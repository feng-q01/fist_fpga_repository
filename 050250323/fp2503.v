==> flow/design.v <==
`timescale 1ns / 1ps
module fp2503(
    input                               clk                        ,
    input                               rst_n                      ,
    output reg                          outsig                      
);
    wire                                pwm                         ;
pwm#(
    .PRIOD                              (16'd25000                 ),
    .DUTY                               (16'd12500                 ) 
)
 u_pwm(
    .clk                                (clk                       ),
    .rst_n                              (rst_n                     ),
    .pwm                                (outsig                    ) 
);
endmodule
`timescale 1ns / 1ps
module pwm  #
(
    parameter  PRIOD =   16'd25000   ,
    parameter  DUTY  =   16'd12500
) 
(
    input                               clk                        ,
    input                               rst_n                      ,
    output                              pwm 
);
reg [15:0]      pwm_cnt;
always @(posedge clk or negedge rst_n) begin
    if(!rst_n)
        pwm_cnt[15:0] <= 16'h00;
    else if(pwm_cnt[15:0] == PRIOD)
        pwm_cnt[15:0] <= 16'h00;
    else 
        pwm_cnt[15:0] <= pwm_cnt[15:0] + 1'b1;
end
assign  pwm = (pwm_cnt[15:0] > DUTY) ? 1'b0 : 1'b1;
endmodule
# From RTL to reports: fp2503
# The steps from the RTL of fp2503 to its reports follow in flow order.
# Line numbers count from 1 in the design file above.
# Operators: Yosys type, input widths -> output width; for muxes data width and select width s.
# Library cell names are shortened.
# Not given: -
[design]
design = "fp2503"
clock_port = "clk"
cell_library = "sky130hd"
corner = "tt_025C_1v80"

# After elaboration
# Counts by Yosys on the flattened word-level netlist (proc, flatten, opt, wreduce; memories kept). Register bits leave out memories and registers merged into their read ports (data or address); mux counts leave out enables and synchronous resets folded into registers. Print and check cells are left out. Cells with the same type and inputs are merged into one.
[bits]
out_inout_bits = 1
word_cells = 6
input_bits = 2
regBits = 16
[op_classes]
compare = 1
eq_ne = 1
add_sub_neg = 1
n_mux = 2
[op_table]
columns = ["operator", "count"]
rows = [
  ["$add 16x1->16 const B", 1],
  ["$gt 16x14->1 const B", 1],
  ["$eq 16x15->1 const B", 1],
  ["$mux 16", 1],
  ["$mux 1", 1],
]

# Logic depth
# Longest topological path by Yosys (ltp), each cell counted once; first at word level (registers and memories cut), then after technology mapping (sequential cells cut; the memories' decode and read muxes count).
[depth]
ltp_word = 2
abc_area = 0
depth_mapped = 6

# Mapped cells and area
# The flow's flattened synthesis, as Yosys stat reports it; memories are mapped. The netlist is that of the ABC_AREA named above (0 if unset); the other value can give another one.
# Totals and module areas in this step are rounded.
[by_type]
columns = ["cell_type", "count"]
rows = [
  ["dfrtp_1", 16],
  ["xor2_1", 7],
  ["xnor2_1", 4],
  ["nand3_1", 6],
  ["nor2_1", 8],
  ["ha_1", 2],
  ["nand4bb_1", 2],
  ["nor4_4", 1],
  ["nand4_1", 3],
  ["nor2b_1", 3],
  ["xnor2_2", 1],
  ["and3_1", 2],
  ["and4_4", 1],
  ["inv_1", 3],
  ["or3_4", 1],
  ["or4_4", 1],
  ["and4_2", 1],
  ["mux2i_1", 1],
]
# Other cell types: 14; their cells: 15.
[synth_totals]
buf_cells = 1
sequential_area_um2 = 400
ff_cells = 16
stdcells = 78
mapped_area_um2 = 852
# By module: a second synthesis without flattening, with its own total; a netlist apart from the flattened one above.
[hier_totals]
hier_cells = 79
area_unflattened_um2 = 837
# Each row is one instance without its submodules.
[by_module]
columns = ["module", "mod_area_um2", "instances", "mod_seq_area_um2", "n_cells"]
rows = [
  ["pwm #(PRIOD=25000, DUTY=12500)", 837, 1, 400, 79],
  ["fp2503", 0.0, 1, 0.0, 0],
]

# Path before layout
# Path of least setup slack by OpenSTA after synthesis, without wires, with an ideal clock, recovery checks aside; 20% of the period is set as input and as output delay. Where synthesis merged equal registers, the netlist keeps one of their names.
[synth_timing]
path_type = "register -> register"
from = "register u_pwm.pwm_cnt[9]"
to = "register u_pwm.pwm_cnt[14]"
stages = 5
arrival_time_ps = 1444
delay_ps = 1565
slack_ps = 145
setup_time_ps = 121
period_ps = 1710
synth_period_reached_ps = 1565
# "delay_ps" is the arrival time less input delay plus setup time.
# "stages": output pins that drive a net of the path, with the launching flip-flop's if there is one; two outputs of one cell count as two.
# "synth_period_reached_ps" is the clock period less the worst setup slack; recovery checks do not enter. This is arithmetic on one report: input and output delays are still those of the set period (20% each).
# Between the ends stands the longest chain of elaborated cells between them, by number of cells; it is not shown to be the way that was timed. Of several equally long chains one is given.
# A line is the first line of the expression or statement that the cell stems from. Yosys adds cells for indexed reads and writes and turns some case tables into memories.
# A register here has more assigning lines than the two given.
[synth_between]
cell_sequence = "dfrtp_1 > or3_4 > nor4_4 > o21bai_1 > o21ai_1"
elab_chain_len = 2
cone_cells = 3
lines_between = 2
classes_between = "add/sub (1); eq/ne (1); mux (1)"
[synth_lines]
columns = ["element", "line_no", "text"]
rows = [
  ["start, declared", 29, "reg [15:0]      pwm_cnt;"],
  ["start, assigned", 32, "pwm_cnt[15:0] <= 16'h00;"],
  ["start, assigned", 36, "pwm_cnt[15:0] <= pwm_cnt[15:0] + 1'b1;"],
  ["$add 16x1->16", 36, ""],
  ["$mux 16", 33, "else if(pwm_cnt[15:0] == PRIOD)"],
  ["end, assigned", 32, ""],
  ["end, assigned", 36, ""],
  ["end, declared", 29, ""],
]

# Path in the finished layout
# Path of least setup slack in the final report of run 1 (OpenROAD, finished layout, wires in). Where an end is a register, its clock arrival counts in the times.
# The path's times are printed in steps of 10 ps; the period is the one set.
[layout_timing]
path_type = "register -> output"
from = "register u_pwm.pwm_cnt[1]"
to = "output outsig"
arrival_time_ps = 1530
slack_ps = 110
period_ps = 2060
stages = 8
out_delay_ps = 410
# Between the ends stands the longest chain of elaborated cells between them, by number of cells; it is not shown to be the way that was timed. Of several equally long chains one is given.
# A register here has more assigning lines than the two given.
[layout_between]
cell_sequence = "dfrtp_1 > inv_1 > ha_2 > nor2b_1 > o21a_1 > o21ai_2 > a21o_1 > buf_2"
elab_chain_len = 2
cone_cells = 2
lines_between = 1
classes_between = "compare (1); mux (1)"
[layout_lines]
columns = ["element", "line_no", "text"]
rows = [
  ["start, declared", 29, "reg [15:0]      pwm_cnt;"],
  ["start, assigned", 32, "pwm_cnt[15:0] <= 16'h00;"],
  ["start, assigned", 36, "pwm_cnt[15:0] <= pwm_cnt[15:0] + 1'b1;"],
  ["$gt 16x14->1", 38, "assign  pwm = (pwm_cnt[15:0] > DUTY) ? 1'b0 : 1'b1;"],
  ["$mux 1", 38, ""],
  ["end, declared", 5, "output reg                          outsig"],
]

# Below are 2 stored runs of the flow (Yosys, OpenROAD; platform sky130hd) on fp2503, each with its settings and what was measured, unordered. Constraints: input delay and output delay 20% of the set period each, output load 0.01 pF.
# "achieved_period_ps" = clock period - worst setup slack. The figure is calculated, with input and output delays left at 20% of the set period.
# By "worst_path_allowed_less_slack_ps" is meant the share of the clock period that the worst setup path is allowed (20% is reserved at inputs, 20% at outputs), minus its slack. Clock arrival times at its registers enter into it.
# "power_total_uw" rests on the timing tool's default activity at the inputs, not on a simulated workload.
# "worst_path_allowed_less_slack_ps" is given in steps of 10 ps.
# The results are shown rounded.

[[run]]
name = "run 1"
[run.settings]
period_ns = 2.06
CORE_UTILIZATION = 31
SETUP_SLACK_MARGIN = 0.16
PLACE_DENSITY = 0.58
GPL_ROUTABILITY_DRIVEN = 0
SLEW_MARGIN = 0
MAX_ROUTING_LAYER = "met5"
CAP_MARGIN = 20
CORE_MARGIN = 2
[run.results]
power_total_uw = 495
synthesis_area_um2 = 852
finish.utilization_pct = 39.1
die_um2 = 3180
worst_setup_slack_ps = 114
achieved_period_ps = 1946
worst_path_allowed_less_slack_ps = 1530
worst_setup_path_type = "register -> output"
finish.stdcell_area_um2 = 1050
fin_tns_ps = 0

[[run]]
name = "run 2"
[run.settings]
period_ns = 1.64
CORE_UTILIZATION = 61
SETUP_SLACK_MARGIN = 0.42
PLACE_DENSITY_LB_ADDON = 0.27
CELL_PAD_IN_SITES_GLOBAL_PLACEMENT = 3
ABC_AREA = 0
CTS_CLUSTER_SIZE = 78
SLEW_MARGIN = 5
CAP_MARGIN = 20
CORE_MARGIN = 2
[run.results]
outcome = "incomplete, placement halted on FLW-0024"
